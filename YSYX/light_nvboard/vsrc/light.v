==> flow/design.v <==
module light(
	input clk,
	input rst,
	output [15:0] led
);
	reg [15:0]led_reg;
	assign led = led_reg;
	parameter breath_time = 5000000;	 
	reg [31:0] count;	 
	always @(posedge clk)begin
		if(rst) begin
			led_reg<=1;
			count<=0;
		end else begin
			if(count ==0) led_reg<={led_reg[14:0],led_reg[15]};
			count <= (count==breath_time) ? 32'b0 : count+32'b1;
		end
	end
endmodule
Reports on light
What the tools print for light, step after step. Lines are those of the file above, counted from 1. Not given: -

Top module: light. Clock: clk. Standard-cell library: sky130hd. Corner: tt_025C_1v80.

Word level
Counts by Yosys on the flattened word-level netlist (proc, flatten, opt, wreduce; memories kept). Register bits leave out memories and registers merged into their read ports (data or address); mux counts leave out enables and synchronous resets folded into registers. Print and check cells are left out. Cells with the same type and inputs are merged into one.

The entry for flip-flop bits (word level) reads 48. Word-level cells: 6.

$add $sub $neg: 1. Under equal/unequal tests stands 1. The figure for reduce/logical cells is 2.

Operator list (number): adder 32 x 1 -> 32 bit with constant B (1); equality test 32 x 23 -> 1 bit with constant B (1); zero test 32 bit (1); OR reduction 2 bit (1).

Longest topological paths
Depth = most cells in a row (Yosys ltp): at word level without a register or memory, in the mapped netlist without a sequential cell, where the memories' decode and read muxes count.

Under depth in word-level cells stands 2. For ABC_AREA the number is 0. The figure for gate-level depth with buffers is 8. Depth with buffers taken out: 6.

Synthesis result
Yosys stat after the flow's synthesis: flattened, memories mapped to cells. It holds for the ABC_AREA given above (unset counts as 0); a run with the other value may have another netlist. The area totals of this step are shown rounded.

The figure for cell count is 258. Synthesis area: 2200 µm². For mapped flip-flops the number is 48. The entry for buffers reads 17.

Cells by type (number): sky130_fd_sc_hd__dfxtp_1 (48); sky130_fd_sc_hd__nand4_1 (30); sky130_fd_sc_hd__a21oi_1 (32); sky130_fd_sc_hd__or4_1 (17); sky130_fd_sc_hd__o31ai_1 (12); sky130_fd_sc_hd__xor2_1 (9); sky130_fd_sc_hd__nor2_1 (17); sky130_fd_sc_hd__nand3_1 (11); sky130_fd_sc_hd__o21ai_0 (11); sky130_fd_sc_hd__and4_1 (6); sky130_fd_sc_hd__o21ai_1 (9); sky130_fd_sc_hd__clkbuf_8 (3); sky130_fd_sc_hd__xnor2_1 (4); sky130_fd_sc_hd__or3_1 (5); sky130_fd_sc_hd__nand2_1 (8); sky130_fd_sc_hd__buf_2 (5); sky130_fd_sc_hd__ha_1 (2); sky130_fd_sc_hd__buf_6 (2).

Not listed: further types 14, cells in them 27.

Worst setup path after synthesis
Source: OpenSTA report_checks on the synthesized netlist (no wires, ideal clock, input and output delay 20% of the period each), path of least setup slack; recovery checks are left aside. Register names are those of the netlist, which keeps one name where synthesis merged equal registers.

Path type: flip-flop to flip-flop. From: reg count[22]. To: reg led_reg[10]. The figure for clock period is 1950 ps. Library setup time: 119 ps. For time at the first pin the number is 0 ps. Arrival time: 1796 ps. Under data required time stands 1831 ps. Path slack: 35 ps. The figure for path delay is 1915 ps. For driving pins on the path the number is 7. The figure for synthesis period reached is 1915 ps.

"path delay" is the arrival time less input delay plus setup time. "driving pins on the path": output pins that drive a net of the path, with the launching flip-flop's if there is one; two outputs of one cell count as two. "synthesis period reached" = period - worst setup slack (recovery checks aside). The figure is calculated, with input and output delays left at 20% of the set period. Between the ends stands the longest chain of elaborated cells between them, by number of cells; it is not shown to be the way that was timed. Of several equally long chains one is given. Each line given opens the expression or statement behind the cell; cells for indexed reads and writes are added by Yosys, which also makes memories of some case tables.

Cells stage by stage: sky130_fd_sc_hd__dfxtp_1 sky130_fd_sc_hd__or4_1 sky130_fd_sc_hd__or4_1 sky130_fd_sc_hd__buf_2 sky130_fd_sc_hd__buf_6 sky130_fd_sc_hd__o21ai_1 sky130_fd_sc_hd__a21oi_1. Length of the longest elaborated chain: 1. The figure for elaborated cells on any way between the ends is 1.

RTL lines, path after synthesis: start, declared (RTL line 9) `reg [31:0] count;`; start, assigned (RTL line 13) `count<=0;`; start, assigned (RTL line 16) `count <= (count==breath_time) ? 32'b0 : count+32'b1;`; zero test 32 bit (RTL line 15) `if(count ==0) led_reg<={led_reg[14:0],led_reg[15]};`; end, assigned (RTL line 12) `led_reg<=1;`; end, assigned (RTL line 15); end, declared (RTL line 6) `reg [15:0]led_reg;`.

Worst path after layout
From the final timing report of record 1: the path of least setup slack in the routed layout; clock arrival at registers is part of the times. The report prints the path's times to 10 ps; the period is as set.

Path type: flip-flop to flip-flop. From: reg count[22]. To: reg led_reg[6]. The figure for clock period is 2240 ps. Library setup time: 100 ps. For time at the first pin the number is 360 ps. Arrival time: 2300 ps. Under data required time stands 2500 ps. Path slack: 200 ps. For driving pins on the path the number is 6.

Between the ends stands the longest chain of elaborated cells between them, by number of cells; it is not shown to be the way that was timed. Of several equally long chains one is given.

Cells stage by stage: sky130_fd_sc_hd__dfxtp_1 sky130_fd_sc_hd__or4_1 sky130_fd_sc_hd__or4_1 sky130_fd_sc_hd__buf_4 sky130_fd_sc_hd__o21ai_0 sky130_fd_sc_hd__a21oi_1. Length of the longest elaborated chain: 1. The figure for elaborated cells on any way between the ends is 1.

RTL lines, path after layout: start, declared (RTL line 9) `reg [31:0] count;`; start, assigned (RTL line 13) `count<=0;`; start, assigned (RTL line 16) `count <= (count==breath_time) ? 32'b0 : count+32'b1;`; zero test 32 bit (RTL line 15) `if(count ==0) led_reg<={led_reg[14:0],led_reg[15]};`; end, assigned (RTL line 12) `led_reg<=1;`; end, assigned (RTL line 15); end, declared (RTL line 6) `reg [15:0]led_reg;`.

## Implementation results

2 stored runs of light in the flow (synthesis by Yosys, layout by OpenROAD, sky130hd cells), in arbitrary order. Constraints: input delay and output delay 20% of the set period each, output load 0.01 pF. "reached clock period" is the run's clock period less its worst setup slack. It is reckoned from that one timing run; input and output delays stay at 20% of the period that was set. "time of the worst setup path" is the time allowed to the run's worst setup path (the clock period less input and output delay, where it has them) less its slack. Clock arrival times count: a late capture clock shortens it, a late launch clock lengthens it. "total design power" is the tool's figure for a default switching activity; nothing was simulated. "time of the worst setup path" is given in steps of 10 ps. Results are given in rounded form.

Record 1 has these settings: period_ns 2.24; CORE_UTILIZATION 63; CAP_MARGIN 20; CORE_MARGIN 2; SLEW_MARGIN 20. The chip area after synthesis (Yosys) comes to 2200 µm². The time of the worst setup path comes to 2040 ps. Type of the worst setup path: flip-flop to flip-flop. The final utilization reads 76%. The die outline area is 4000 µm². The worst slack on setup checks is 200 ps. The measured final worst hold slack is 500 ps. The measured total design power is 0.0015 W. For the sum of negative setup slack the run shows 0 ps. The measured reached clock period is 2040 ps.

Record 2 has these settings: period_ns 2.6; CORE_UTILIZATION 64; SETUP_SLACK_MARGIN 0.4; PLACE_DENSITY 0.43; CORE_MARGIN 4; ABC_AREA 0; CAP_MARGIN 10; SLEW_MARGIN 5. The chip area after synthesis (Yosys) comes to 2200 µm². The time of the worst setup path comes to 2060 ps. Type of the worst setup path: flip-flop to flip-flop. The final utilization reads 74%. The die outline area is 4500 µm². The worst slack on setup checks is 540 ps. The measured final worst hold slack is 490 ps. The measured total design power is 0.0012 W. For the sum of negative setup slack the run shows 0 ps. The measured reached clock period is 2061 ps.
